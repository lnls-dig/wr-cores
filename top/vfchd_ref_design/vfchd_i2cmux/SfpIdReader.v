==> flow/design.v <==
`timescale 1ns/1ns
module SfpIdReader #(
    parameter g_SfpWbBaseAddress = 0,
	      g_WbAddrWidth = 32)
(
    input                            Clk_ik,
    input                            SfpPlugged_i,
    output reg                       SfpIdValid_o,
    output reg             [127 : 0] SfpPN_b128,
    output reg                       WbCyc_o,
    output reg                       WbStb_o,
    output reg [g_WbAddrWidth-1 : 0] WbAddr_ob,
    input                    [7 : 0] WbData_ib8,
    input                            WbAck_i);
localparam s_NoSfp    = 0,
	     s_WbStart  = 1,
	     s_WbClose  = 2,
	     s_Done     = 3;
reg [1:0] State_q    = s_NoSfp,
	     NextState_a;
reg [3:0] ByteRead_c4;
always @(posedge Clk_ik) State_q <= NextState_a;
always @*
    if (!SfpPlugged_i) NextState_a = s_NoSfp;
    else begin
	NextState_a = State_q;
	case (State_q)
	    s_NoSfp:    if (SfpPlugged_i) NextState_a = s_WbStart;
	    s_WbStart:  if (WbAck_i)      NextState_a = s_WbClose;
	    s_WbClose:  if (!WbAck_i)     NextState_a = &ByteRead_c4 ? s_Done : s_WbStart;
	    s_Done:;
	    default: NextState_a = s_NoSfp;
	endcase
    end
always @(posedge Clk_ik)
    case (State_q)
	s_NoSfp: begin
	    SfpIdValid_o  <= 1'b0;
	    ByteRead_c4 <= 4'd0;
	    WbCyc_o     <= 1'b0;
	    WbStb_o     <= 1'b0;
	    WbAddr_ob   <= g_SfpWbBaseAddress + 40;
	    SfpPN_b128  <= 128'd0;
	end
	s_WbStart: begin
	    WbCyc_o     <= 1'b1;
	    WbStb_o     <= 1'b1;
	    if (NextState_a==s_WbClose) SfpPN_b128 <= {SfpPN_b128[119:0], WbData_ib8};
	end
	s_WbClose: begin
	    WbCyc_o     <= 1'b1;
	    WbStb_o     <= 1'b0;
	    if (NextState_a==s_WbStart) begin
		WbAddr_ob   <= WbAddr_ob   + 1'b1;
		ByteRead_c4 <= ByteRead_c4 + 1'b1;
	    end
	end
	s_Done: begin
	    SfpIdValid_o  <= 1'b1;
	    WbCyc_o     <= 1'b0;
	    WbStb_o     <= 1'b0;
	end
    endcase
endmodule
# Step by step through the tools: SfpIdReader
# What the tools print for SfpIdReader, step after step.
# Line numbers count from 1 in the design file above.
# Operators carry their Yosys type and port widths (W data, S select, Z words).
# Cell names lack the library's common part.
# The mark -- stands for no value.
dict set report setup {
  top_module {SfpIdReader}
  clock {Clk_ik}
  cell_library {sky130hd}
  corner {tt_025C_1v80}
}

# Word-level counts
# Counts by Yosys on the flattened word-level netlist (proc, flatten, opt, wreduce; memories kept). Register bits leave out memories and registers merged into their read ports (data or address). Print and check cells are left out.
dict set report bits {
  ff_bits 169
  latchBits 0
  mem_bits_rw 0
  mem_bits_ro 0
  clocked_rd_ports_x_width 0
  mem_count 0
  input_bits 11
  wordCells 40
}
dict set report op_classes {
  n_addsub 2
  n_mul 0
  n_div 0
  cmp 0
  eq_ne 7
  shift 0
  n_mux 14
  n_logic 0
  n_reduce_logical 10
}
# operator n
set op_table {}
lappend op_table {{$pmux W128 S2} 1}
lappend op_table {{$mux W128} 1}
lappend op_table {{$pmux W32 S2} 1}
lappend op_table {{$add A32 B1 Y32 const B} 1}
lappend op_table {{$mux W32} 1}
lappend op_table {{$pmux W4 S2} 1}
lappend op_table {{$pmux W2 S4} 1}
lappend op_table {{$mux W2} 4}
lappend op_table {{$eq A2 B2 Y1 const B} 3}
lappend op_table {{$reduce_bool A2 Y1} 3}
lappend op_table {{$pmux W1 S2} 3}
lappend op_table {{$eq A2 B1 Y1 const B} 2}
lappend op_table {{$ne A2 B2 Y1 const B} 2}
lappend op_table {{$reduce_and A2 Y1} 2}
lappend op_table {{$reduce_or A2 Y1} 2}
lappend op_table {{$add A4 B1 Y4 const B} 1}
lappend op_table {{$reduce_and A4 Y1} 1}
lappend op_table {{$mux W4} 1}
lappend op_table {{$reduce_or A3 Y1} 1}
lappend op_table {{$logic_not A2 Y1} 1}

# Logic depth
# Depth = most cells in a row (Yosys ltp): at word level without a register or memory, in the mapped netlist without a sequential cell, where the memories' decode and read muxes count.
dict set report logic_depth {
  depth_word 8
  abc_area 0
  depth_mapped 6
  mapped_depth_nobuf 6
}

# After synthesis
# Yosys stat after the flow's synthesis: flattened, memories mapped to cells. It holds for the ABC_AREA given above (unset counts as 0); a run with the other value may have another netlist.
# cell_type n type_area_um2
set types {}
lappend types {edfxtp_1 165 4.95E+03}
lappend types {and2_1 131 819.536}
lappend types {or4_1 16 120.115}
lappend types {a21oi_1 21 105.101}
lappend types {o31ai_1 12 90.086}
lappend types {ha_1 7 87.584}
lappend types {dfxtp_1 4 80.077}
lappend types {xor2_1 9 78.826}
lappend types {clkbuf_1 20 75.072}
lappend types {nand4_1 10 62.56}
lappend types {nand3_1 11 55.053}
lappend types {nor2_1 14 52.55}
lappend types {o21ai_0 9 45.043}
lappend types {nand2_1 10 37.536}
lappend types {and4_1 4 35.034}
lappend types {or3_1 5 31.28}
lappend types {inv_1 8 30.029}
lappend types {xnor2_1 3 26.275}
# Not listed: further types 17, cells in them 20.
dict set report synth_totals {
  mapped_cells 479
  synth_area_um2 6934.2
  ffs 169
  n_buf 23
}

# Timing after synthesis
# Path of least setup slack by OpenSTA after synthesis, without wires, with an ideal clock, recovery checks aside; 20% of the period is set as input and as output delay. Where synthesis merged equal registers, the netlist keeps one of their names.
dict set report synth_timing {
  path_type {input-to-reg}
  start {input port WbAck_i}
  end {register SfpPN_b128[0]}
  clock_period_ps 7610
  arrival_time_ps 4968
  required_ps 7115
  slack_ps 2147
  path_delay_ps 3941
  path_stages 4
  synth_period_reached_ps 5463
}
# "path_delay_ps" is the arrival time less input delay plus setup time.
# "path_stages": output pins that drive a net of the path, with the launching flip-flop's if there is one; two outputs of one cell count as two.
# "synth_period_reached_ps" = period - worst setup slack (recovery checks aside). The figure is calculated, with input and output delays left at 20% of the set period.
# The rows between start and end are the longest chain of elaborated cells between them; the timing report does not say that the signal goes this way. Where chains are equally long, one stands for them.
# Each line given opens the expression or statement behind the cell; cells for indexed reads and writes are added by Yosys, which also makes memories of some case tables.
# Only ways into the end's enable, where the timed path ends, are counted here.
dict set report synth_via {
  cell_sequence {nor2b_1 nand4_1 a211oi_1 a41o_1}
  elab_chain_cells 6
}
# item line_no
set synth_rtl {}
lappend synth_rtl {{start: declaration} 14} ;# input                            WbAck_i);
lappend synth_rtl {{$mux W2} 30} ;# s_WbClose: if (!WbAck_i) NextState_a = &ByteRead_c4 ? s_Done : s_WbStart;
lappend synth_rtl {{$pmux W2 S4} 27} ;# case (State_q)
lappend synth_rtl {{$mux W2} 24} ;# if (!SfpPlugged_i) NextState_a = s_NoSfp;
lappend synth_rtl {{$eq A2 B2 Y1} 48} ;# if (NextState_a==s_WbClose) SfpPN_b128 <= {SfpPN_b128[119:0], WbData_ib8};
lappend synth_rtl {{$ne A2 B2 Y1} --}
lappend synth_rtl {{$reduce_and A2 Y1} --}
lappend synth_rtl {{end: assignment} 43} ;# SfpPN_b128 <= 128'd0;
lappend synth_rtl {{end: assignment} 48}
lappend synth_rtl {{end: declaration} 9} ;# output reg             [127 : 0] SfpPN_b128,

# Path in the finished layout
# Path of least setup slack in the final report of run 1 (OpenROAD, finished layout, wires in). Where an end is a register, its clock arrival counts in the times.
# The report prints the path's times to 10 ps; the period is as set.
dict set report layout_timing {
  path_type {input-to-reg}
  start {input port WbAck_i}
  end {register ByteRead_c4[3]}
  clock_period_ps 3880
  arrival_time_ps 2710
  required_ps 3950
  slack_ps 1240
  path_stages 6
}
# The rows between start and end are the longest chain of elaborated cells between them; the timing report does not say that the signal goes this way. Where chains are equally long, one stands for them.
# Only ways into the end's enable, where the timed path ends, are counted here.
dict set report layout_via {
  cell_sequence {clkdlybuf4s50_1 a21o_1 a221oi_1 a211oi_4 a21oi_4 buf_4}
  elab_chain_cells 6
}
# item line_no
set layout_rtl {}
lappend layout_rtl {{start: declaration} 14} ;# input                            WbAck_i);
lappend layout_rtl {{$mux W2} 30} ;# s_WbClose: if (!WbAck_i) NextState_a = &ByteRead_c4 ? s_Done : s_WbStart;
lappend layout_rtl {{$pmux W2 S4} 27} ;# case (State_q)
lappend layout_rtl {{$mux W2} 24} ;# if (!SfpPlugged_i) NextState_a = s_NoSfp;
lappend layout_rtl {{$eq A2 B1 Y1} 53} ;# if (NextState_a==s_WbStart) begin
lappend layout_rtl {{$ne A2 B2 Y1} --}
lappend layout_rtl {{$reduce_and A2 Y1} --}
lappend layout_rtl {{end: assignment} 39} ;# ByteRead_c4 <= 4'd0;
lappend layout_rtl {{end: assignment} 55} ;# ByteRead_c4 <= ByteRead_c4 + 1'b1;
lappend layout_rtl {{end: declaration} 21} ;# reg [3:0] ByteRead_c4;

# Record of 2 stored runs of the RTL-to-layout flow on SfpIdReader, platform sky130hd. The runs are unordered. Constraints: input delay and output delay 20% of the set period each, output load 0.01 pF.
# "clock_period_reached_ps": clock period set for the run, less the worst setup slack. It is reckoned from that one timing run; input and output delays stay at 20% of the period that was set.
# By "critical_path_time_ps" is meant the share of the clock period that the worst setup path is allowed (20% is reserved at inputs, 20% at outputs), minus its slack. Clock arrival times at its registers enter into it.
# "power_uw" rests on the timing tool's default activity at the inputs, not on a simulated workload.
# "critical_path_time_ps" is given in steps of 10 ps.
run="run 1" settings period_ns=3.88 CORE_UTILIZATION=47 SETUP_SLACK_MARGIN=1.11 PLACE_DENSITY=0.78 CORE_ASPECT_RATIO=0.66 CELL_PAD_IN_SITES_GLOBAL_PLACEMENT=3 TNS_END_PERCENT=90 CTS_CLUSTER_DIAMETER=48 CAP_MARGIN=10 SLEW_MARGIN=0 MIN_ROUTING_LAYER="met2" MAX_ROUTING_LAYER="met4" CORE_MARGIN=2
run="run 1" results yosys_chip_area_um2=6934.2 die_footprint_um2=15761.6 stdcell_area_um2=9586.7 post_route_util_pct=65.7 fin_ws_ps=1239 fin_tns_ps=0 holdWs_ps=547 power_uw=5078 clock_period_reached_ps=2641 critical_path_time_ps=1870 path_kind="input-to-reg"
run="run 2" settings period_ns=8.68 CORE_UTILIZATION=67 SETUP_SLACK_MARGIN=-0.29 PLACE_DENSITY_LB_ADDON=0.28 TNS_END_PERCENT=5 GPL_ROUTABILITY_DRIVEN=1 CTS_CLUSTER_DIAMETER=143 CAP_MARGIN=20 CORE_MARGIN=2 SLEW_MARGIN=20
run="run 2" results yosys_chip_area_um2=6934.2 die_footprint_um2=11178.8 stdcell_area_um2=9384.0 post_route_util_pct=92.1 fin_ws_ps=4099 fin_tns_ps=0 holdWs_ps=556 power_uw=2279 clock_period_reached_ps=4581 critical_path_time_ps=2850 path_kind="input-to-reg"
